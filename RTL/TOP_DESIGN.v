==> flow/design.v <==
`timescale 1ns / 1ps
module LED_SWTICHING(
input i_clk , 
input rst_n , 
input [7:0] Red_in , 
input [7:0] Green_in , 
input [7:0] Blue_in , 
output reg o_DOUT ,
output reg [2:0] p_STATE 
    );
parameter CLK_CNT  = 100_000_000 / 800_000 ;   
parameter CLK_DIV_WIDTH  =   7;
integer  CNT_HIGH_PULSE = CLK_CNT * 0.64 ;        
integer  CNT_LOW_PULSE  = CLK_CNT * 0.32 ;        
parameter RESET_CNT  = CLK_CNT * 100    ;    
parameter RESET_CNT_WIDTH = 14   ;
parameter RESET = 3'b000, 
          LATCH_DATA = 3'b001, 
          SET_DO = 3'b010,
          TX_DATA = 3'b011, 
          CHECK_STATUS = 3'b100;
parameter GREEN = 2'b00 ,  
          RED   = 2'b01 , 
          BLUE  = 2'b10 ;         
reg [13:0] Reset_cnt = 0 ;          
reg [2:0] current_bit_index = 0;        
reg [7:0] current_byte ;        
reg [1:0] o_color  = 0;        
reg [6:0] clk_div = 0;       
reg [7:0] o_green  , o_red  , o_blue ;
reg [4:0] address_led  ; 
wire   current_address   ; 
assign o_cnt_en = (address_led == 0) ? 1'b1 : 1'b0;
always @(posedge i_clk)
     begin
       if (rst_n)                  
          begin
             o_DOUT <= 0;
             p_STATE <= RESET ;
             o_color = GREEN ;
             Reset_cnt <= 0;
             address_led <= 0;   
             current_bit_index <= 3'b111;
            end 
         else 
            begin
                   case (p_STATE )
      RESET :    begin
                o_DOUT <= 1'b0;
                address_led <= 0;
                   if (Reset_cnt == (RESET_CNT-1)) begin
                      Reset_cnt<= 1'b0;
                      p_STATE <= LATCH_DATA ;
                   end    
                     else
                      Reset_cnt <= Reset_cnt + 1'b1 ;
                  end 
     LATCH_DATA : begin
                     o_red <= Red_in ;
                     o_blue <= Blue_in ;
                     current_bit_index <= 3'b111;
                     current_byte <= Green_in ;
                     address_led <= address_led + 1'b1 ;
                     o_color <= GREEN ;
                     p_STATE <= SET_DO ;
                 end                                              
      SET_DO     : begin
                     o_DOUT <= 1'b1;
                     clk_div = 0;
                     p_STATE <= TX_DATA ;  
                    end  
     TX_DATA      :   begin
                         if ((current_byte[7] == 0) && (clk_div >= CNT_LOW_PULSE ))begin
                                o_DOUT <= 1'b0;
                         end        
                        else   if  ((current_byte[7] == 1) && (clk_div >=CNT_HIGH_PULSE))begin
                              o_DOUT <= 1'b0; 
                            end 
                         if ( clk_div== CLK_CNT-1) begin
                             clk_div <= 0;
                             p_STATE <= CHECK_STATUS ;
                           end
                         else
                            clk_div <= clk_div + 1'b1 ;
                    end                    
     CHECK_STATUS :   begin
                            if (current_bit_index!=0) begin
                                current_byte <=  {current_byte , 1'b0} ;
                                  case (current_bit_index)
                                   3'b111 : current_bit_index <= 3'b110;
                                   3'b110:  current_bit_index <= 3'b101;
                                   3'b101:  current_bit_index <= 3'b100;
                                   3'b100:  current_bit_index <= 3'b011;
                                   3'b011:  current_bit_index <= 3'b010;
                                   3'b010:  current_bit_index <= 3'b001;
                                   3'b001:  current_bit_index <= 3'b000;
                                   endcase
                                    p_STATE <= SET_DO ;  
                                 end
                            else   
                                     begin
                                             case (o_color)
                                             GREEN :  begin 
                                                      current_bit_index <= 3'b111 ;
                                                       o_color <= RED ;
                                                       current_byte <= o_red  ;
                                                       p_STATE <= SET_DO ;
                                                       end 
                                             RED :    begin
                                                     current_bit_index <= 3'b111;
                                                      o_color <= BLUE ; 
                                                      current_byte <= o_blue ;
                                                      p_STATE <= SET_DO ;
                                                       end
                                             BLUE :    begin
                                                        if (address_led == 5'b10001)
                                                            p_STATE <= RESET ;
                                                         else
                                                           p_STATE <= LATCH_DATA ;           
                                                      end 
                                             endcase
                                            end 
                                        end
                   endcase
            end                
            end                   
   assign current_address = ((p_STATE == SET_DO)|| (current_bit_index == 3'b111));    
endmodule
`timescale 1ns / 1ps
module MUX_4_1(
input [24 -1:0] in_1  , in_2 , in_3 , in_4 ,
input [2-1:0] i_sel  , 
output reg [24-1:0] o_MUX 
    );
  always @(*)
     begin
       case (i_sel)
      2'b00: o_MUX = in_1 ;
      2'b01: o_MUX = in_2 ;
      2'b10: o_MUX = in_3 ;
      2'b11: o_MUX = in_4 ;
       default : o_MUX = in_1 ; 
       endcase
     end     
endmodule
`timescale 1ns / 1ps
module TOP_DESIGN(
input i_clk , 
input rst_n ,  
    input [1:0] i_MUX, 
output wire o_D, 
output [2:0] p_STATE 
    );
  wire [23:0] o_MEM_data;  
  wire [23:0] o_RGB ;
  wire [5-1:0] o_COUNT ;
  wire o_CNT_en ;
    MUX_4_1 MUX_UO2(
 .in_1(24'b00111100_01010101_10101010)  , 
 .in_2(24'b01110111_10111100_01110101) , 
 .in_3(24'b10101011_01110001_01101100) , 
 .in_4(24'b10011001_01001001_01101001) ,
 .i_sel(i_MUX), 
 .o_MUX(o_RGB) 
    );
    LED_SWTICHING LED_U01(
 .i_clk(i_clk) , 
 .rst_n(rst_n) , 
 .Red_in(o_RGB[15:8]) , 
 .Green_in(o_RGB[23:16]) , 
 .Blue_in(o_RGB[7:0]) , 
 .o_DOUT(o_D)  ,  
 .p_STATE(p_STATE)  
 );
endmodule
## From RTL to reports: TOP_DESIGN

What the tools print for TOP_DESIGN, step after step.
Line numbers count from 1 in the design file above.
Library cell names are shortened.
A cell with n/a has no value.

- Top module: TOP_DESIGN
- Clock input: i_clk
- Standard-cell library: sky130hd
- Library corner: tt_025C_1v80

## Word-level counts

Source: Yosys, flattened and elaborated, memories not mapped. Widths are those after wreduce. Registers that Yosys merges into a memory's read port (data or address) are not register bits. Print and check cells do not count. Equal cells are merged and count once.

- Register bits: 59
- Input bits: 4
- Output and inout bits: 4

- Add/subtract/negate cells: 3
- $lt $le $gt $ge: 2
- Equality and inequality tests: 28
- Multiplexer cells: 24
- Bitwise gates (word level): 2
- Reductions and logical operators: 19

Operators with widths:

| operator | number |
|---|---|
| 24-bit parallel mux with 4-bit select | 1 |
| 8-bit parallel mux with 2-bit select | 2 |
| 3-bit parallel mux with 7-bit select | 1 |
| 3-bit == test (second input constant) | 5 |
| 3-bit parallel mux with 5-bit select | 1 |
| 3-bit two-way mux | 5 |
| 14-bit by 1-bit adder with 14-bit output (second input constant) | 1 |
| 14-bit == test (second input constant) | 1 |
| 7-bit parallel mux with 2-bit select | 1 |
| 14-bit two-way mux | 1 |
| 3-bit by 2-bit == test with 1-bit output (second input constant) | 4 |
| 3-bit parallel mux with 2-bit select | 2 |
| 5-bit parallel mux with 2-bit select | 1 |
| 3-bit AND reduction | 3 |
| 9-bit != test (second input constant) | 1 |
| 8-bit two-way mux | 1 |
| 2-bit parallel mux with 2-bit select | 2 |
| 7-bit by 1-bit adder with 7-bit output (second input constant) | 1 |
| 7-bit by 6-bit >= comparator with 1-bit output (second input constant) | 1 |
| 7-bit >= comparator (second input constant) | 1 |
| 7-bit == test (second input constant) | 1 |
| 7-bit two-way mux | 1 |
| 2-bit == test (second input constant) | 3 |
| 2-bit AND reduction | 3 |
| 2-bit nonzero test | 3 |
| 3-bit by 1-bit == test with 1-bit output (second input constant) | 2 |
| 3-bit by 1-bit != test with 1-bit output (second input constant) | 2 |
| 3-bit nonzero test | 2 |

Other operator kinds: 18; their cells: 25.

## Logic depth

Depth = most cells in a row (Yosys ltp): at word level without a register or memory, in the mapped netlist without a sequential cell, where the memories' decode and read muxes count.

- Depth after elaboration: 5
- ABC_AREA: 1
- Depth in mapped cells: 11
- Gate-level depth less buffers: 11

## Synthesis result

Source: synth_stat.txt of the flow (Yosys; design flattened, memories mapped). It holds for the ABC_AREA given above (unset counts as 0); a run with the other value may have another netlist.

Cell types:

| cell | number |
|---|---|
| edfxtp_1 | 23 |
| dfxtp_1 | 28 |
| nand2_1 | 96 |
| inv_1 | 44 |
| ha_1 | 12 |
| nor2_1 | 40 |
| nand3_1 | 27 |
| a21oi_1 | 24 |
| o21ai_0 | 17 |
| nand4_1 | 7 |
| o211ai_1 | 5 |
| nor2_2 | 4 |
| nor3_1 | 5 |
| nor2_4 | 2 |
| o21bai_1 | 3 |
| nand3_2 | 2 |
| o2111ai_1 | 2 |
| buf_2 | 3 |

Other cell types: 13; their cells: 20.

- Cells in the netlist: 364
- Mapped area: 0.0027764 mm^2
- Sequential part of the area: 0.0012512 mm^2
- Flip-flops: 51
- Buffer cells: 6

## Timing after synthesis

Source: OpenSTA report_checks on the synthesized netlist (no wires, ideal clock, input and output delay 20% of the period each), path of least setup slack; recovery checks are left aside. Register names are those of the netlist, which keeps one name where synthesis merged equal registers.

- Path type: register to register
- From: register LED_U01.p_STATE[0]
- To: register LED_U01.current_byte[0]
- Period: 2.09 ns
- Setup time: 0.370 ns
- Time at the first pin: 0.000 ns
- Data arrival time: 1.357 ns
- Required time: 1.720 ns
- Setup slack: 0.363 ns
- Path delay: 1.727 ns
- Stages on the path: 7
- Period reached after synthesis: 1.727 ns

"path delay" is the arrival time less input delay plus setup time.
"stages on the path" counts driving pins, that of a launching flip-flop among them; a cell with two outputs on the path counts twice.
"period reached after synthesis" is the clock period less the worst setup slack; recovery checks do not enter. This is arithmetic on one report: input and output delays are still those of the set period (20% each).
The rows between start and end are the longest chain of elaborated cells between them; the timing report does not say that the signal goes this way. Where chains are equally long, one stands for them.
Each line given opens the expression or statement behind the cell; cells for indexed reads and writes are added by Yosys, which also makes memories of some case tables.
At most two assigning lines are given for a register; there are more.
Only ways into the end's enable, where the timed path ends, are counted here.

- Cell sequence: dfxtp_1 > inv_1 > nor3_2 > inv_1 > nand2_1 > nand2_1 > nor2_1
- Length of the longest elaborated chain: 3
- Elaborated cells on any way between the ends: 5
- RTL lines with such cells: 1
- Those cells by class: eq/ne (3); reduce/logical (2)

Ends and longest elaborated chain, after synthesis:

| item | line | RTL |
|---|---|---|
| start: declaration | 9 | `output reg [2:0] p_STATE` |
| start: assignment | 39 | `p_STATE <= RESET ;` |
| start: assignment | 53 | `p_STATE <= LATCH_DATA ;` |
| 3-bit == test | 47 | `case (p_STATE )` |
| 4-bit by 1-bit != test with 1-bit output | n/a |  |
| 3-bit AND reduction | n/a |  |
| end: assignment | 62 | `current_byte <= Green_in ;` |
| end: assignment | 88 | `current_byte <=  {current_byte , 1'b0} ;` |
| end: declaration | 27 | `reg [7:0] current_byte ;` |

## Timing after layout

From the final timing report of run 1: the path of least setup slack in the routed layout; clock arrival at registers is part of the times.

- Path type: register to register
- From: register LED_U01.p_STATE[0]
- To: register LED_U01.current_byte[2]
- Period: 3.3 ns
- Setup time: 0.35 ns
- Time at the first pin: 0.31 ns
- Data arrival time: 2.03 ns
- Required time: 3.24 ns
- Setup slack: 1.22 ns
- Stages on the path: 7

The rows between start and end are the longest chain of elaborated cells between them; the timing report does not say that the signal goes this way. Where chains are equally long, one stands for them.
At most two assigning lines are given for a register; there are more.
Only ways into the end's enable, where the timed path ends, are counted here.

- Cell sequence: dfxtp_1 > inv_1 > nor3_2 > inv_1 > nand2_1 > nand2_1 > nor2_1
- Length of the longest elaborated chain: 3
- Elaborated cells on any way between the ends: 5
- RTL lines with such cells: 1
- Those cells by class: eq/ne (3); reduce/logical (2)

Ends and longest elaborated chain, post-layout:

| item | line | RTL |
|---|---|---|
| start: declaration | 9 | `output reg [2:0] p_STATE` |
| start: assignment | 39 | `p_STATE <= RESET ;` |
| start: assignment | 53 | `p_STATE <= LATCH_DATA ;` |
| 3-bit == test | 47 | `case (p_STATE )` |
| 4-bit by 1-bit != test with 1-bit output | n/a |  |
| 3-bit AND reduction | n/a |  |
| end: assignment | 62 | `current_byte <= Green_in ;` |
| end: assignment | 88 | `current_byte <=  {current_byte , 1'b0} ;` |
| end: declaration | 27 | `reg [7:0] current_byte ;` |

Below are 2 stored runs of the flow (Yosys, OpenROAD; platform sky130hd) on TOP_DESIGN, each with its settings and what was measured, unordered. Constraints: input delay and output delay 20% of the set period each, output load 0.01 pF.
"achieved clock period": clock period set for the run, less the worst setup slack. It is reckoned from that one timing run; input and output delays stay at 20% of the period that was set.
"time used up by the worst setup path" is the time allowed to the run's worst setup path (the clock period less input and output delay, where it has them) less its slack. Clock arrival times count: a late capture clock shortens it, a late launch clock lengthens it.
"power consumption": no workload was simulated; the value follows from the tool's default switching activity.
Among the settings, . means not set for that run.

| name | run 1 | run 2 |
|---|---|---|
| period_ns | 3.3 | 2.24 |
| CORE_UTILIZATION | 41 | 35 |
| SETUP_SLACK_MARGIN | 0.47 | . |
| PLACE_DENSITY_LB_ADDON | 0.27 | 0.06 |
| CELL_PAD_IN_SITES_DETAIL_PLACEMENT | 1 | 0 |
| ABC_AREA | 1 | 0 |
| CTS_CLUSTER_DIAMETER | 228 | . |
| MAX_ROUTING_LAYER | met5 | . |
| CAP_MARGIN | 20 | 35 |
| CORE_MARGIN | 2 | 2 |
| SLEW_MARGIN | 20 | 20 |
| CELL_PAD_IN_SITES_GLOBAL_PLACEMENT | . | 0 |
| CTS_CLUSTER_SIZE | . | 83 |
| time used up by the worst setup path (ns) | 2.08 | 1.51 |
| worst setup path kind | register to register | register to output |
| die outline area (mm^2) | 0.007446 | 0.0085415 |
| achieved clock period (ns) | 2.084 | 1.956 |
| total negative slack on setup checks (ns) | 0.000 | 0.000 |
| power consumption (mW) | 1.087 | 1.864 |
| worst setup slack after layout (ns) | 1.216 | 0.284 |
| Yosys chip area after synthesis (mm^2) | 0.0027764 | 0.0027364 |
| lowest hold slack (ns) | 0.467 | 0.488 |
| standard-cell area after layout (mm^2) | 0.0030192 | 0.0030204 |
| post-route utilization (%) | 46.7 | 39.5 |
